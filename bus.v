==> flow/design.v <==
module bus(clk,rst,a_data,a_valid,b_ready,a_ready,b_data,b_valid);
parameter	DATABIT_IN=32;	 
parameter	DATABIT_OUT=32;	 
parameter	RAM_ADDR_BIT=2;	 
parameter	RAM_ADDR_MAX=3;	 
input						clk,rst,a_valid,b_ready;
input	[DATABIT_IN-1:0]	a_data;
output						a_ready,b_valid;
output	[DATABIT_OUT-1:0]	b_data;
reg							a_ready,b_valid;
reg		[DATABIT_OUT-1:0]	b_data;
reg 						a_valid_delay1,b_ready_delay1;
reg 	[DATABIT_IN-1:0]	a_data_delay1;	
reg		[DATABIT_OUT-1:0]	write_data;
reg		[RAM_ADDR_BIT:0]	write_addr;
reg		[RAM_ADDR_BIT:0]	read_addr;
reg							write_en,read_en_t,read_en,read_en_delay1,write_1_time,read_ready;
wire	[DATABIT_OUT-1:0]	read_data;
ram u1 (
  .clka(clk),    
  .wea(write_en),      
  .addra(write_addr), 
  .dina(write_data),    
  .clkb(clk),  
  .enb(read_en),     
  .addrb(read_addr), 
  .doutb(read_data)
);
always@*	write_en=a_valid_delay1;
always@*	write_data=a_data_delay1;
always@(posedge clk)	begin
if(!rst)	begin 
	a_valid_delay1	<=0;
	b_ready_delay1	<=0;
	a_data_delay1	<=0;
	end 
else	begin 
	a_valid_delay1	<=a_valid;
	b_ready_delay1	<=b_ready;
	a_data_delay1	<=a_data;
	end 
end 
always@(posedge	clk)	begin
	if(!rst)	write_addr<=0;
	else if(a_valid_delay1)	write_addr<=write_addr+1'd1;
	else 		write_addr<=0;
end 
always@(posedge	clk)	begin
	if(!rst)	write_1_time<=1'd0;
	else if(a_valid_delay1)	write_1_time<=1'd1;
	else 		write_1_time<=write_1_time;
end 
always@*	read_ready=b_ready_delay1&(~a_valid_delay1)&write_1_time; 
always@(posedge clk)	begin
	if(!rst)	read_en_t<=1'd0;
	else if(read_ready)		read_en_t<=1'd1;
	else if(read_addr==RAM_ADDR_MAX)	read_en_t<=1'd0;
	else		read_en_t<=read_en_t;
end 
always@*	read_en =read_en_t|read_ready;
always@(posedge	clk)	begin	 
	if(!rst )		read_addr<=0;
	else if(read_ready || read_addr)	 
					read_addr<=read_addr+1'd1;
	else	read_addr<=0;
end 
always@(posedge clk)	begin	
	if(!rst)	begin
				read_en_delay1<=1'd0;
				b_valid<=1'd0;
				end 
	else		begin
				read_en_delay1<=read_en;
				b_valid<=read_en_delay1;
				end 
end 
always@*	b_data=read_data;
always@(posedge	clk)	begin
	if(!rst)	a_ready<=1'd1;
	else if(write_addr==RAM_ADDR_MAX)	a_ready<=1'd0;
	else if(read_addr==RAM_ADDR_MAX)		a_ready<=1'd1;
	else		a_ready<=a_ready;
end 
endmodule
module ram(
  clka,     
  wea,       
  addra,   
  dina,     
  clkb,     
  enb,       
  addrb,   
  doutb   
);
parameter	DATABIT_IN=32;
parameter	DATABIT_OUT=32;
parameter	RAM_ADDR_BIT=2;
parameter	RAM_ADDR_MAX=3;
input clka, clkb;
input wea, enb;
input[RAM_ADDR_BIT:0] addra, addrb;
input[DATABIT_OUT-1:0] dina;
output reg[DATABIT_OUT-1:0] doutb;
reg[DATABIT_OUT-1:0] memory_ram [0:RAM_ADDR_MAX];
reg[DATABIT_OUT-1:0] reg_out;
wire[1:0] flag;
assign flag = {wea, enb};
always@(posedge clka)
begin
    case(flag)
    2'b0:begin 
        reg_out <= reg_out;
    end
    2'b01:begin 
        reg_out <= memory_ram[addrb];
    end
    2'b10:begin 
        memory_ram[addra] <= dina;
    end
    default:begin 
        memory_ram[addra] <= dina;
        reg_out <= memory_ram[addrb];
    end
    endcase
end
always@(posedge clkb)
begin
    doutb <= reg_out;
end
endmodule
======== Reports on bus ========
Tool output for the design above, in the order of the flow.
Line numbers count from 1 in the design file above.
Operators carry their Yosys type and port widths (W data, S select, Z words).
Library cell names are shortened.
The mark n/a stands for no value.
set-up
  top ..................................... bus
  clock input ............................. clk
  library ................................. sky130hd
  library corner .......................... tt_025C_1v80

======== After elaboration ========
Source: Yosys, flattened and elaborated, memories not mapped. Widths are those after wreduce. Registers that Yosys merges into a memory's read port (data or address) are not register bits. Print and check cells do not count. Equal cells are merged and count once.
Yosys's memory passes give these memory sizes; they may raise the number of words (mostly to a power of two), join words into wider ones and drop unused or constant bits.
operators by class
  muxes and demuxes ....................... 9
  equality and inequality tests ........... 4
  $add $sub $neg .......................... 2
  reduce/logical cells .................... 9
  bitwise logic cells ..................... 5
operator list
  operator               number
  $mux W32               3
  $add A3 B1 Y3 const B  2
  $eq A3 B2 Y1 const B   2
  $mux W1                6
  $reduce_and A2 Y1      2
  $reduce_bool A2 Y1     2
  $logic_or A1 B3 Y1     1
  $reduce_or A3 Y1       1
  $and A1 B1 Y1          2
  $or A1 B1 Y1           2
  $eq A2 B1 Y1 const B   1
  $eq A2 B2 Y1 const B   1
  $logic_not A2 Y1       1
  $reduce_or A2 Y1       1
  $not A1 Y1             1
  $logic_not A1 Y1       1
storage and ports
  memory bits (writable) .................. 128
  word width x clocked read ports ......... 32
  memory cells ............................ 1
  output and inout port bits .............. 34
  input port bits ......................... 36
  register bits after elaboration ......... 77
  cells after elaboration ................. 41
memory list
  memory         depth  width  read ports  wr ports  RTL line  text
  u1.memory_ram  4      32     1           1         104       reg[DATABIT_OUT-1:0] memory_ram [0:RAM_ADDR_MAX];

======== Logic depth ========
Yosys ltp: most cells in a row. Word level: on the elaborated netlist, between registers, memories and ports. Mapped: between sequential cells and ports; inverters and the memories' decode and read muxes count.
depth
  depth after elaboration ................. 8
  ABC_AREA ................................ 0
  mapped depth ............................ 6

======== Synthesis result ========
Yosys stat after the flow's synthesis: flattened, memories mapped to cells. It holds for the ABC_AREA given above (unset counts as 0); a run with the other value may have another netlist.
The area totals of this step are shown rounded.
cells by type
  type      number  area in all (µm²)
  edfxtp_1  160     4.8E+03
  dfxtp_1   77      1.54E+03
  mux4_2    28      630.605
  and2_1    39      243.984
  mux4_1    4       105.101
  ha_1      8       100.096
  buf_12    3       60.058
  inv_1     7       26.275
  clkbuf_1  5       18.768
  nand2b_1  3       18.768
  a21boi_0  2       15.014
  a21oi_1   3       15.014
  buf_2     3       15.014
  buf_6     1       11.261
  nand2_1   3       11.261
  nor2_1    3       11.261
  nand3b_1  1       7.507
  o21a_1    1       7.507
Not listed: further types 3, cells in them 3.
mapped netlist
  mapped flip-flops ....................... 237
  cells in the netlist .................... 354
  sequential part of the area ............. 0.006346 mm²
  buffers ................................. 12
  synthesis area .......................... 0.007661 mm²
The figures by module come from a second, unflattened synthesis with its own total; it is not the netlist above.
second synthesis, totals
  cells (unflattened synthesis) ........... 349
  area (unflattened synthesis) ............ 0.007626 mm²
Each row is one instance without its submodules.
modules
  module  area (mm²)  instances  cells
  ram     0.006295    1          236
  bus     0.001331    1          113

======== Worst setup path after synthesis ========
Source: OpenSTA report_checks on the synthesized netlist (no wires, ideal clock, input and output delay 20% of the period each), path of least setup slack; recovery checks are left aside. Register names are those of the netlist, which keeps one name where synthesis merged equal registers.
path after synthesis
  path kind ............................... register to register
  from .................................... register write_addr[0]
  to ...................................... memory u1.memory_ram[3][0]
  delay of the path ....................... 1718 ps
  period .................................. 2030 ps
  stages .................................. 3
  time at the first pin ................... 0 ps
  path slack .............................. 312 ps
  library setup time ...................... 392 ps
  arrival time ............................ 1326 ps
  data required time ...................... 1638 ps
  synthesis period reached ................ 1718 ps
"delay of the path" = arrival - input delay + setup time.
"stages" counts driving pins, that of a launching flip-flop among them; a cell with two outputs on the path counts twice.
"synthesis period reached" = period - worst setup slack (recovery checks aside). The figure is calculated, with input and output delays left at 20% of the set period.
A register here has more assigning lines than the two given.
on the way, after synthesis
  path through ............................ dfxtp_1 > ha_1 > and2_1
RTL lines, path after synthesis
  what           RTL line  text
  from (decl)    15        reg [RAM_ADDR_BIT:0] write_addr;
  from (assign)  44        if(!rst) write_addr<=0;
  from (assign)  45        else if(a_valid_delay1) write_addr<=write_addr+1'd1;
  to (decl)      104       reg[DATABIT_OUT-1:0] memory_ram [0:RAM_ADDR_MAX];
No chain of elaborated cells between the ends is given.

======== Path in the finished layout ========
From the final timing report of job 1: the path of least setup slack in the routed layout; clock arrival at registers is part of the times.
The report prints the path's times to 10 ps; the period is as set.
path after layout
  path kind ............................... register to output
  from .................................... register u1.doutb[4]
  to ...................................... output port b_data[4]
  stages .................................. 2
  data required time ...................... 2140 ps
  path slack .............................. 720 ps
  period .................................. 2670 ps
  external output delay ................... 530 ps
  time at the first pin ................... 510 ps
  arrival time ............................ 1410 ps
on the way, after layout
  path through ............................ dfxtp_1 > clkdlybuf4s50_1
  length of the longest elaborated chain .. 0
  elaborated cells between the ends (all ways) .. 0
  source lines of those cells ............. 0
RTL lines, path after layout
  what           RTL line  text
  from (decl)    103       output reg[DATABIT_OUT-1:0] doutb;
  from (assign)  128       doutb <= reg_out;
  to (decl)      9         output [DATABIT_OUT-1:0] b_data;

FLOW RESULTS
============

Record of 2 stored runs of the RTL-to-layout flow on bus, platform sky130hd. The runs are unordered. Constraints: input delay and output delay 20% of the set period each, output load 0.01 pF.
By "period achieved" is meant the clock period of the run minus its worst setup slack. This is arithmetic on one report: input and output delays are still those of the set period (20% each).
"critical path time": the worst setup path's part of the clock period (all of it between registers, 20% less for each end at a port) less its slack. A launch clock that arrives late makes it longer, a capture clock that arrives late makes it shorter.
"total power after layout" is the tool's figure for a default switching activity; nothing was simulated.
"critical path time" is known to 10 ps.
Measured values are rounded.

---- job 1 ----
settings
  period_ns = 2.67
  CORE_UTILIZATION = 35
  PLACE_DENSITY = 0.6
  CORE_MARGIN = 4
  CELL_PAD_IN_SITES_GLOBAL_PLACEMENT = 1
  TNS_END_PERCENT = 45
  CTS_CLUSTER_DIAMETER = 42
  MAX_ROUTING_LAYER = met4
  CAP_MARGIN = 20
  SLEW_MARGIN = 20
results
  total power after layout ................ 7813 µW
  utilization of the finished layout ...... 0.45
  chip area after synthesis (Yosys) ....... 0.007661 mm²
  lowest hold slack ....................... 339 ps
  summed negative setup slack ............. 0 ps
  standard-cell area of the final layout .. 0.009587 mm²
  period achieved ......................... 1947 ps
  worst setup slack after layout .......... 723 ps
  critical path time ...................... 1410 ps
  critical path kind ...................... register to output
  die footprint ........................... 0.02432 mm²

---- job 2 ----
settings
  period_ns = 1.08
  CAP_MARGIN = 20
  CORE_MARGIN = 2
  CORE_UTILIZATION = 40
  SLEW_MARGIN = 20
results
  chip area after synthesis (Yosys) ....... 0.007661 mm²
  die footprint ........................... 0.02028 mm²
  worst setup slack after layout .......... -296 ps
  utilization of the finished layout ...... 0.539
  summed negative setup slack ............. -37890 ps
  critical path time ...................... 1380 ps
  critical path kind ...................... register to register
  standard-cell area of the final layout .. 0.01011 mm²
  total power after layout ................ 18800 µW
  period achieved ......................... 1376 ps
  lowest hold slack ....................... 91 ps
